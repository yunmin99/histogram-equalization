==> flow/design.v <==
`timescale 1ns / 1ps
 module HE_Calc(
    clk,
    HE_Start,
    reset,
    din,
    dst_out,
    we1,
    we2,
    state
);
parameter DWIDTH    = 8;
parameter AWIDTH    = 21;
parameter MEM_SIZE  = 545920;
parameter TOTAL_PIX = 1091840;
parameter MAX_VALUE = 256;
parameter IDLE      = 7'b0000001;
parameter INIT      = 7'b0000010;
parameter HIST1_LUT = 7'b0000100; 
parameter HIST2_LUT = 7'b0001000;
parameter CDF_LUT   = 7'b0010000;
parameter DST_LUT   = 7'b0100000;
parameter DONE      = 7'b1000000;
input                   clk;
input                   reset;
input                   we1;
input                   we2;
input                   HE_Start;
input      [DWIDTH-1:0] din;
output reg [AWIDTH-1:0] dst_out;
output     [6:0]        state;
reg init_done, hist1_done, hist2_done, cdf_done, dst_done, out_done;
reg [6:0] current_state;
reg [6:0] next_state;
reg [AWIDTH-1:0] counter;
reg [AWIDTH-1:0] calcGrayHist [0:MAX_VALUE-1];
reg [AWIDTH-1:0] CDF          [0:MAX_VALUE-1];
reg [AWIDTH-1:0] DST          [0:MAX_VALUE-1];
reg [DWIDTH-1:0] din_reg;
reg [6:0] prev_state;
reg init_start, hist1_start, hist2_start, cdf_start, dst_start, out_start;
assign state = current_state;
always @(posedge clk or posedge reset) begin
    if (reset)
        prev_state <= IDLE;
    else
        prev_state <= current_state;
end
always @(posedge clk) begin
    if (current_state != prev_state) begin
        case (current_state)
            INIT      : init_start  <= 1;
            HIST1_LUT : hist1_start <= 1;
            HIST2_LUT : hist2_start <= 1;
            CDF_LUT   : cdf_start   <= 1;
            DST_LUT   : dst_start   <= 1;
            DONE      : out_start   <= 1;
        endcase
    end
end
always @ (*) begin
    case(current_state)
        IDLE      : next_state = (HE_Start == 1)    ? INIT      : IDLE;
        INIT      : next_state = (init_done == 1)   ? HIST1_LUT : INIT;
        HIST1_LUT : next_state = (hist1_done == 1)  ? HIST2_LUT : HIST1_LUT;
        HIST2_LUT : next_state = (hist2_done == 1)  ? CDF_LUT   : HIST2_LUT;
        CDF_LUT   : next_state = (cdf_done == 1)    ? DST_LUT   : CDF_LUT;
        DST_LUT   : next_state = (dst_done == 1)    ? DONE      : DST_LUT;
        DONE      : next_state = (out_done == 1)    ? IDLE      : DONE;
        default   : next_state = current_state;  
    endcase
end
always @ (posedge clk or posedge reset) begin
    if (reset)
        current_state <= IDLE;
    else
        current_state <= next_state;
end
always @(posedge clk) begin
    din_reg <= din;  
end
always @ (posedge clk) begin
    case(current_state)
        IDLE : begin
            if(HE_Start) begin
                init_done  <= 0; init_start <= 1;
                hist1_done <= 0; hist1_start <= 0;
                hist2_done <= 0; hist2_start <= 0;
                cdf_done   <= 0; cdf_start   <= 0;
                dst_done   <= 0; dst_start   <= 0;
                out_done   <= 0; out_start   <= 0;
                counter    <= 0;
            end
        end
        INIT : begin
            if (init_start) begin
                counter <= 0;
                init_start <= 0;
            end else if(counter < MAX_VALUE) begin
                calcGrayHist[counter] <= 0;
                CDF[counter]          <= 0;
                DST[counter]          <= 0;
                counter <= counter + 1;
            end else begin
                init_done <= 1;
            end
        end
        HIST1_LUT : begin
            if (hist1_start) begin
                counter <= 0;
                hist1_start <= 0;
            end else if(we1 && (counter < MEM_SIZE)) begin
                calcGrayHist[din_reg] <= calcGrayHist[din_reg] + 1;
                counter <= counter + 1;
            end else if(counter == MEM_SIZE) begin
                hist1_done <= 1;
                hist2_start <= 1;
            end
        end
        HIST2_LUT : begin
            if (hist2_start) begin
                counter <= 0;
                hist2_start <= 0;
            end else if(we2 && (counter < MEM_SIZE)) begin
                calcGrayHist[din_reg] <= calcGrayHist[din_reg] + 1;
                counter <= counter + 1;
            end else if(counter == MEM_SIZE) begin
                hist2_done <= 1;
                cdf_start <= 1;
            end
        end
        CDF_LUT : begin
            if (cdf_start) begin
                counter <= 0;
                cdf_start <= 0;
            end else if(counter < MAX_VALUE) begin
                if (counter == 0)
                    CDF[0] <= calcGrayHist[0];
                else
                    CDF[counter] <= CDF[counter - 1] + calcGrayHist[counter];
                counter <= counter + 1;
            end else begin
                cdf_done <= 1;
                dst_start <= 1;
            end
        end
        DST_LUT : begin
            if (dst_start) begin
                counter <= 0;
                dst_start <= 0;
            end else if (counter < MAX_VALUE) begin
                DST[counter] <= (CDF[counter] * (MAX_VALUE - 1) + (TOTAL_PIX >> 1)) / TOTAL_PIX;
                counter <= counter + 1;
            end else begin
                dst_done <= 1;
                out_start <= 1;
            end
        end
        DONE : begin
            if (out_start) begin
                counter <= 0;
                out_start <= 0;
            end else if(counter < MAX_VALUE) begin
                dst_out <= DST[counter];
                counter <= counter + 1;
            end else begin
                out_done <= 1;
            end
        end
    endcase
end
endmodule
# Tool chain data of HE_Calc
# The steps from the RTL of HE_Calc to its reports follow in flow order.
# Lines are those of the file above, counted from 1.
# Library cell names are shortened.
# A cell with - has no value.
[setup]
top = "HE_Calc"
clock_port = "clk"
library = "sky130hd"
pvt_corner = "tt_025C_1v80"

# After elaboration
# Yosys after proc, flatten, opt, wreduce and memory -nomap, before mapping. Memory bits, and registers merged into a memory's read port (data or address), are not among the register bits. Print and check cells are not counted. Equal cells are merged and count once.
[word_totals]
reg_bits = 34
in_bits = 13
elab_cells = 62
[op_classes]
cmp = 2
equal = 17
n_mux = 12
bitwise = 6
reduce_and_logical = 17
[ops]
columns = ["cell", "count"]
rows = [
  ["parallel mux 7 bit (select 7 bit)", 1],
  ["parallel mux 21 bit (select 2 bit)", 1],
  ["less-than comparator 21 x 20 -> 1 bit with constant B", 1],
  ["equality test 21 x 20 -> 1 bit with constant B", 1],
  ["less-than comparator 21 x 9 -> 1 bit with constant B", 1],
  ["two-way mux 21 bit", 1],
  ["inequality test 2 bit with constant B", 9],
  ["AND reduction 4 bit", 4],
  ["two-way mux 7 bit", 2],
  ["nonzero test 2 bit", 6],
  ["AND reduction 5 bit", 2],
  ["equality test 7 x 1 -> 1 bit with constant B", 1],
  ["equality test 7 x 2 -> 1 bit with constant B", 1],
  ["equality test 7 x 3 -> 1 bit with constant B", 1],
  ["equality test 7 x 4 -> 1 bit with constant B", 1],
  ["equality test 7 x 5 -> 1 bit with constant B", 1],
  ["equality test 7 x 6 -> 1 bit with constant B", 1],
  ["equality test 7 bit with constant B", 1],
  ["nonzero test 7 bit", 1],
  ["NOT 1 bit", 6],
  ["OR reduction 6 bit", 1],
  ["two-way mux 6 bit", 1],
  ["two-way mux 5 bit", 1],
  ["two-way mux 4 bit", 1],
  ["two-way mux 3 bit", 1],
  ["logical AND 1 bit", 2],
  ["AND reduction 2 bit", 1],
  ["two-way mux 2 bit", 1],
  ["two-way mux 1 bit", 2],
]

# Depth
# Longest topological path by Yosys (ltp), each cell counted once; first at word level (registers and memories cut), then after technology mapping (sequential cells cut; the memories' decode and read muxes count).
[logic_depth]
ltp_word = 4
abc_area = 0
mapped_depth = 2

# After synthesis
# Source: synth_stat.txt of the flow (Yosys; design flattened, memories mapped). It holds for the ABC_AREA given above (unset counts as 0); a run with the other value may have another netlist.
[by_type]
columns = ["cell_type", "count"]
rows = [
  ["buf_4", 21],
  ["dfrtp_1", 6],
  ["dfstp_2", 1],
  ["clkbuf_1", 5],
  ["nor4_2", 1],
  ["inv_1", 3],
  ["a41o_1", 1],
  ["a31oi_1", 1],
  ["conb_1", 1],
  ["nor2_1", 1],
]
[mapped]
stdcells = 41
yosys_area_um2 = 400.4
ff_cells = 7

# Worst setup path after synthesis
# Source: OpenSTA report_checks on the synthesized netlist (no wires, ideal clock, input and output delay 20% of the period each), path of least setup slack; recovery checks are left aside. Register names are those of the netlist, which keeps one name where synthesis merged equal registers.
[synth_path]
kind = "register to register"
from = "reg current_state[6]"
to = "reg current_state[1]"
period_ps = 1630
setup_time_ps = 66
t_arrival_ps = 898
t_required_ps = 1564
setup_slack_ps = 666
delay_ps = 964
path_stages = 3
path_buffers = 0
synth_period_reached_ps = 964
# "delay_ps" = arrival - input delay + setup time.
# "path_stages": output pins that drive a net of the path, with the launching flip-flop's if there is one; two outputs of one cell count as two.
# "synth_period_reached_ps" = period - worst setup slack (recovery checks aside). The figure is calculated, with input and output delays left at 20% of the set period.
# Between the ends stands the longest chain of elaborated cells between them, by number of cells; it is not shown to be the way that was timed. Of several equally long chains one is given.
# A line is the first line of the expression or statement that the cell stems from. Yosys adds cells for indexed reads and writes and turns some case tables into memories.
[synth_between]
cell_sequence = "dfrtp_1 nor4_2 a41o_1"
elab_chain_len = 2
cone_cells = 9
cone_classes = "eq/ne (7); mux (1); reduce/logical (1)"
[synth_lines]
columns = ["item", "line_no", "source"]
rows = [
  ["from (decl)", 33, "reg [6:0] current_state;"],
  ["from (assign)", 75, "current_state <= IDLE;"],
  ["from (assign)", 77, "current_state <= next_state;"],
  ["equality test 7 bit", 62, "case(current_state)"],
  ["parallel mux 7 bit (select 7 bit)", 62, ""],
  ["to (assign)", 75, ""],
  ["to (assign)", 77, ""],
  ["to (decl)", 33, ""],
]

# module HE_Calc, platform sky130hd, 2 stored runs of the flow under differing settings, order arbitrary. Input and output delays are each 20% of the period that was set; the output load is 0.01 pF.

[[run]]
name = "record 1"
[run.settings]
period_ns = 0.976
CORE_UTILIZATION = 52
CAP_MARGIN = 20
CORE_MARGIN = 2
SLEW_MARGIN = 20
[run.results]
outcome = "no final report: floorplanning broke off with PDN-0185"

[[run]]
name = "record 2"
[run.settings]
period_ns = 0.549
CORE_UTILIZATION = 60
PLACE_DENSITY_LB_ADDON = 0.05
CELL_PAD_IN_SITES_GLOBAL_PLACEMENT = 0
CELL_PAD_IN_SITES_DETAIL_PLACEMENT = 2
GPL_TIMING_DRIVEN = 1
CTS_CLUSTER_DIAMETER = 394
CAP_MARGIN = 15
MIN_ROUTING_LAYER = "met1"
CORE_MARGIN = 2
SLEW_MARGIN = 20
[run.results]
outcome = "no final report: floorplanning broke off with PDN-0185"
